==> flow/design.v <==
module jt5205(
    input                  rst,
    input                  clk,
    input                  cen  ,        
    input         [ 1:0]   sel,         
    input         [ 3:0]   din,
    output signed [11:0]   sound,
    output                 irq,
    output                 vclk_o
);
wire               cen_lo, cen_mid;
wire signed [11:0] raw;
assign irq=cen_lo;  
jt5205_timing u_timing(
    .clk    ( clk       ),
    .cen    ( cen       ),
    .sel    ( sel       ),
    .cen_lo ( cen_lo    ),
    .cen_mid( cen_mid   ),
    .cenb_lo(           ),
    .vclk_o (vclk_o     )
);
jt5205_adpcm u_adpcm(
    .rst    ( rst       ),
    .clk    ( clk       ),
    .cen_lo ( cen_lo    ),
    .cen_hf ( cen       ),
    .din    ( din       ),
    .sound  ( raw       )
);
jt5205_interpol2x u_interpol(
    .rst    ( rst       ),
    .clk    ( clk       ),
    .cen_mid( cen_mid   ),
    .din    ( raw       ),
    .dout   ( sound     )
);
endmodule
module jt5205_adpcm(
    input                      rst,
    input                      clk,
    (* direct_enable *) input  cen_hf,
    (* direct_enable *) input  cen_lo,
    input             [ 3:0]   din,
    output reg signed [11:0]   sound
);
reg [ 5:0] delta_idx, idx_inc;
reg [10:0] delta[0:48];
reg [11:0] dn, qn;
reg        up;
reg [ 2:0] factor;
reg [ 3:0] din_copy;
reg [ 5:0] next_idx;
reg signed [12:0] unlim;
always @(posedge clk, posedge rst) begin
    if( rst ) begin
        factor    <= 3'd0;
        up        <= 1'b0;
        next_idx  <= 6'd0;
        dn        <= 12'd0;
        qn        <= 12'd0;
    end else if(cen_hf) begin
        up <= cen_lo;
        if( up ) begin
            factor   <= din_copy[2:0];
            dn       <= { 1'b0, delta[delta_idx] };
            qn       <= { 1'd0, delta[delta_idx]>>3};
            next_idx <= din_copy[2] ? (delta_idx+idx_inc) : (delta_idx-6'd1);
        end else begin
            if(factor[2]) begin
                qn <= qn + dn;
            end
            dn     <= dn>>1;
            factor <= factor<<1;
            if( next_idx>6'd48)
                next_idx <= din_copy[2] ? 6'd48 : 6'd0;
        end
    end
end
function signed [12:0] extend;
    input signed [11:0] a;
    extend = { a[11], a };
endfunction
always @(*) begin
    unlim = din_copy[3] ? extend(sound) - {1'b0,qn} :
                          extend(sound) + {1'b0,qn};
end
wire signed [12:0] lim_pos =  13'd2047;
wire signed [12:0] lim_neg = -13'd2048;
wire ovp = unlim>lim_pos;
wire ovn = unlim<lim_neg;
always @(posedge clk, posedge rst) begin
    if( rst ) begin
        delta_idx <= 6'd0;
        sound     <= -12'd2;
        din_copy  <= 4'd0;
    end else if(cen_lo) begin
        case( din[1:0] )
            2'd0: idx_inc <= 6'd2;
            2'd1: idx_inc <= 6'd4;
            2'd2: idx_inc <= 6'd6;
            2'd3: idx_inc <= 6'd8;
        endcase
        din_copy  <= din;
        delta_idx <= next_idx;
        sound     <= ovp ? 12'd2047 : ovn ? -12'd2048 : unlim[11:0];
    end
end
initial begin
delta[ 0] = 11'd0016; delta[ 1] = 11'd0017; delta[ 2] = 11'd0019; delta[ 3] = 11'd0021; delta[ 4] = 11'd0023; delta[ 5] = 11'd0025; delta[ 6] = 11'd0028; 
delta[ 7] = 11'd0031; delta[ 8] = 11'd0034; delta[ 9] = 11'd0037; delta[10] = 11'd0041; delta[11] = 11'd0045; delta[12] = 11'd0050; delta[13] = 11'd0055; 
delta[14] = 11'd0060; delta[15] = 11'd0066; delta[16] = 11'd0073; delta[17] = 11'd0080; delta[18] = 11'd0088; delta[19] = 11'd0097; delta[20] = 11'd0107; 
delta[21] = 11'd0118; delta[22] = 11'd0130; delta[23] = 11'd0143; delta[24] = 11'd0157; delta[25] = 11'd0173; delta[26] = 11'd0190; delta[27] = 11'd0209; 
delta[28] = 11'd0230; delta[29] = 11'd0253; delta[30] = 11'd0279; delta[31] = 11'd0307; delta[32] = 11'd0337; delta[33] = 11'd0371; delta[34] = 11'd0408; 
delta[35] = 11'd0449; delta[36] = 11'd0494; delta[37] = 11'd0544; delta[38] = 11'd0598; delta[39] = 11'd0658; delta[40] = 11'd0724; delta[41] = 11'd0796; 
delta[42] = 11'd0876; delta[43] = 11'd0963; delta[44] = 11'd1060; delta[45] = 11'd1166; delta[46] = 11'd1282; delta[47] = 11'd1411; delta[48] = 11'd1552; 
end
endmodule
module jt5205_interpol2x(
    input                      rst,
    input                      clk,
    (* direct_enable *) input  cen_mid,
    input      signed [11:0]   din,
    output reg signed [11:0]   dout
);
reg signed [11:0] last;
always @(posedge clk, posedge rst) begin
    if(rst) begin
        last <= 12'd0;
        dout <= 12'd0;
    end else if(cen_mid) begin
        last <= din;
        dout <= (last>>>1)+(din>>>1);
    end
end
endmodule
module jt5205_timing(
    input             clk,
    (* direct_enable *) input cen,
    input      [ 1:0] sel,         
    output            cen_lo,
    output            cenb_lo,
    output            cen_mid,
    output reg        vclk_o
);
reg [6:0] cnt=7'd0;
reg       pre=1'b0, preb=1'b0;
reg [6:0] lim;
always @(posedge clk) begin
    case(sel)
        2'd0: lim <= 7'd95;
        2'd1: lim <= 7'd63;
        2'd2: lim <= 7'd47;
        2'd3: lim <= 7'd1;
    endcase
end
always @(posedge clk) begin
    if (sel == 2'd3) begin
      cnt <= 7'd0;
      vclk_o <= 1'b0;
    end
    if(cen) begin
        if (sel != 2'd3) cnt <= cnt + 7'd1;
        pre    <= 1'b0;
        preb   <= 1'b0;
        if(cnt==lim) begin
            vclk_o <= 1'b1;
            cnt <= 7'd0;
            pre <= 1'b1;
        end
        if(cnt==(lim>>1)) begin
          preb <=1'b1;
          vclk_o <= 1'b0;
        end
    end
end
assign cen_lo  = pre &cen;
assign cenb_lo = preb&cen;
assign cen_mid = (pre|preb)&cen;
endmodule
# Step by step through the tools: jt5205
# Tool output for the design above, in the order of the flow.
# Line numbers count from 1 in the design file above.
# Operators: Yosys type, input widths -> output width; for muxes data width and select width s.
# Library cell names are shortened.
# The mark - stands for no value.
# setup
top_module,jt5205
clock_port,clk
library,sky130hd
corner,tt_025C_1v80

# Elaborated design
# Yosys after proc, flatten, opt, wreduce and memory -nomap, before mapping. Memory bits, and registers merged into a memory's read port (data or address), are not among the register bits. Print and check cells are not counted. Equal cells are merged and count once.
# Yosys's memory passes give these memory sizes; they may raise the number of words (mostly to a power of two), join words into wider ones and drop unused or constant bits.
# word_totals
input_bits,9
rom_bits,539
output_inout_bits,14
reg_bits,103
elab_cells,70
memories,1
# mem_list
name,words,width,read_ports,write_ports,line_no,source
u_adpcm.delta,49,11,1,0,48,reg [10:0] delta[0:48];
# classes
eq_ne,9
mux,23
reduce_logical,7
bitwise,4
compare,3
add_sub_neg,7
# op_table
op,count
$mux 12,4
$pmux 7 s4,1
$mux 7,4
$pmux 6 s4,1
$mux 6,4
$add 13x12->13,1
$sub 13x12->13,1
$gt 13x12->1 const B,1
$lt 13x12->1 const B,1
$mux 13,1
$add 11x11->12,1
$add 12x12->12,1
$mux 11,1
$eq 2x2->1 const B,4
$add 7x1->7 const B,1
$eq 7x6->1,1
$eq 7x7->1,1
$reduce_and 2->1,3
$sub 6x1->6 const B,1
$add 6x6->6,1
$gt 6x6->1 const B,1
$mux 1,6
$eq 2x1->1 const B,2
$logic_not 2->1,2
$reduce_bool 2->1,2
$mux 3,1
$and 1x1->1,2
$ne 2x2->1 const B,1
# Other operator kinds: 2; their cells: 2.

# Longest topological paths
# Yosys ltp: most cells in a row. Word level: on the elaborated netlist, between registers, memories and ports. Mapped: between sequential cells and ports; inverters and the memories' decode and read muxes count.
# logic_depth
depth_word,5
abc_area,0
mapped_depth,15
ltp_nobuf,14

# Mapped cells and area
# The flow's flattened synthesis, as Yosys stat reports it; memories are mapped. The netlist is that of the ABC_AREA named above (0 if unset); the other value can give another one.
# by_type
cell_type,count,area_total_um2
dfrtp_1,67,1.68E+03
ha_1,53,663.136
o21ai_0,60,300.288
dfstp_2,11,289.027
nand2_1,76,285.274
nor2_1,66,247.738
dfxtp_1,12,240.23
xnor2_1,27,236.477
a21oi_1,43,215.206
mux2_2,19,213.955
edfxtp_1,5,150.144
inv_1,37,138.883
xor2_1,14,122.618
clkbuf_1,25,93.84
nor3_1,18,90.086
fa_1,4,80.077
mux2i_1,8,80.077
o21ai_1,16,80.077
# Not listed: further types 60, cells in them 173.
# mapped
cells,734
yosys_area_mm2,0.0065075
sequential_area_mm2,0.002356
buffers,31
ffs,95
# By module: a second synthesis without flattening, with its own total; a netlist apart from the flattened one above.
# hier_totals
cells_unflattened,747
hier_area_mm2,0.0067765
# Each row is one instance without its submodules.
# by_module
module,seq_area_mm2,area_mm2,cells,n_inst
jt5205_adpcm,0.0014802,0.0046757,547,1
jt5205_interpol2x,0.0005756,0.0013626,127,1
jt5205_timing,0.0003003,0.0007382,73,1
jt5205,0,0,0,1

# Path before layout
# OpenSTA on the mapped netlist: ideal clock, no wires. The path of least setup slack (recovery checks aside). Input and output delay are each 20% of the period. Register names are those of the netlist, which keeps one name where synthesis merged equal registers.
# synth_timing
path_kind,flip-flop to flip-flop
startpoint,reg u_adpcm.qn[1]
endpoint,reg u_adpcm.sound[2]
tclk_ps,3900
launch_ps,0
setup_ps,89
t_arrival_ps,3249
t_required_ps,3811
path_stages,15
path_buffers,1
path_delay_ps,3338
setup_slack_ps,562
synth_period_reached_ps,3338
# "path_delay_ps" = arrival - input delay + setup time.
# "path_stages": output pins that drive a net of the path, with the launching flip-flop's if there is one; two outputs of one cell count as two.
# "synth_period_reached_ps" = period - worst setup slack (recovery checks aside). The figure is calculated, with input and output delays left at 20% of the set period.
# Between the ends stands the longest chain of elaborated cells between them, by number of cells; it is not shown to be the way that was timed. Of several equally long chains one is given.
# Each line given opens the expression or statement behind the cell; cells for indexed reads and writes are added by Yosys, which also makes memories of some case tables.
# At most two assigning lines are given for a register; there are more.
# synth_via
path_cell_list,dfrtp_1 > inv_1 > ha_1 > or4b_1 > nor4_1 > nor2_1 > xnor2_1 > ha_1 > a21o_1 > a21oi_1 > o21ai_0 > a311oi_1 > buf_2 > maj3_2 > o21ai_1
elab_chain_cells,5
cone_cells,7
lines_between,5
cone_classes,add/sub: 2; compare: 2; mux: 3
# synth_lines
element,line_no,source
from (decl),49,"reg [11:0] dn, qn;"
from (assign),67,"qn       <= { 1'd0, delta[delta_idx]>>3};"
from (assign),71,qn <= qn + dn;
$add 13x12->13,86,"extend(sound) + {1'b0,qn};"
$mux 13,85,"unlim = din_copy[3] ? extend(sound) - {1'b0,qn} :"
$lt 13x12->1,91,wire ovn = unlim<lim_neg;
$mux 12 x2,106,sound     <= ovp ? 12'd2047 : ovn ? -12'd2048 : unlim[11:0];
to (assign),95,sound     <= -12'd2;
to (assign),106,
to (decl),45,output reg signed [11:0]   sound

# Path in the finished layout
# From the final timing report of entry B: the path of least setup slack in the routed layout; clock arrival at registers is part of the times.
# The path's times are printed in steps of 10 ps; the period is the one set.
# layout_timing
path_kind,flip-flop to flip-flop
startpoint,reg u_adpcm.qn[0]
endpoint,reg u_adpcm.sound[5]
tclk_ps,2290
setup_ps,50
path_buffers,3
t_required_ps,2610
setup_slack_ps,-1100
t_arrival_ps,3710
path_stages,17
launch_ps,380
# Between the ends stands the longest chain of elaborated cells between them, by number of cells; it is not shown to be the way that was timed. Of several equally long chains one is given.
# At most two assigning lines are given for a register; there are more.
# layout_via
path_cell_list,dfrtp_1 > inv_2 > ha_4 > or4b_4 > buf_4 > nor3_1 > nor2_1 > xnor2_1 > ha_1 > nor2_1 > nor2_1 > o22ai_4 > buf_12 > xnor2_4 > buf_6 > a211o_1 > nand3_2
elab_chain_cells,5
cone_cells,7
lines_between,5
cone_classes,add/sub: 2; compare: 2; mux: 3
# layout_lines
element,line_no,source
from (decl),49,"reg [11:0] dn, qn;"
from (assign),67,"qn       <= { 1'd0, delta[delta_idx]>>3};"
from (assign),71,qn <= qn + dn;
$add 13x12->13,86,"extend(sound) + {1'b0,qn};"
$mux 13,85,"unlim = din_copy[3] ? extend(sound) - {1'b0,qn} :"
$lt 13x12->1,91,wire ovn = unlim<lim_neg;
$mux 12 x2,106,sound     <= ovp ? 12'd2047 : ovn ? -12'd2048 : unlim[11:0];
to (assign),95,sound     <= -12'd2;
to (assign),106,
to (decl),45,output reg signed [11:0]   sound

# Module jt5205, platform sky130hd: 2 stored runs of the flow (Yosys, OpenROAD) with differing settings, in no particular order. Input and output delays are each 20% of the period that was set; the output load is 0.01 pF.
# "achievedPeriod_ps" means the clock period less the worst setup slack. The figure is calculated, with input and output delays left at 20% of the set period.
# "worstPathTime_ps" = time allowed to the worst setup path (clock period - input delay - output delay, where it has them) - its slack; a late launch clock adds to it, a late capture clock takes from it.
# "power_total_uw": no workload was simulated; the value follows from the tool's default switching activity.
# "worstPathTime_ps" is known to 10 ps.
# A setting shown as n/a is not set for that run.
# Results: n/a = not shown.
stored run,period_ns,CORE_UTILIZATION,SETUP_SLACK_MARGIN,PLACE_DENSITY_LB_ADDON,HOLD_SLACK_MARGIN,CORE_MARGIN,CELL_PAD_IN_SITES_DETAIL_PLACEMENT,CTS_CLUSTER_SIZE,CAP_MARGIN,SLEW_MARGIN,CORE_ASPECT_RATIO,ABC_AREA,MAX_ROUTING_LAYER,post_route_stdcell_area_mm2,worstPathTime_ps,worst_setup_path_type,post_route_util_pct,timing.setup.tns_ps,yosys_chip_area_mm2,achievedPeriod_ps,power_total_uw,total_die_area_mm2,setup_worst_slack_ps
entry A,4.66,59,1.08,0.25,-0.07,5,2,64,10,20,n/a,n/a,n/a,n/a,n/a,n/a,n/a,n/a,n/a,n/a,n/a,n/a,n/a
entry B,2.29,64,-0.05,n/a,n/a,3,n/a,68,40,15,1.09,0,met4,0.0080702,3390,flip-flop to flip-flop,83.4,-13327,0.0065075,3388,14345,0.0114151,-1098
# Entry A: no final report: placement broke off with DPL-0033
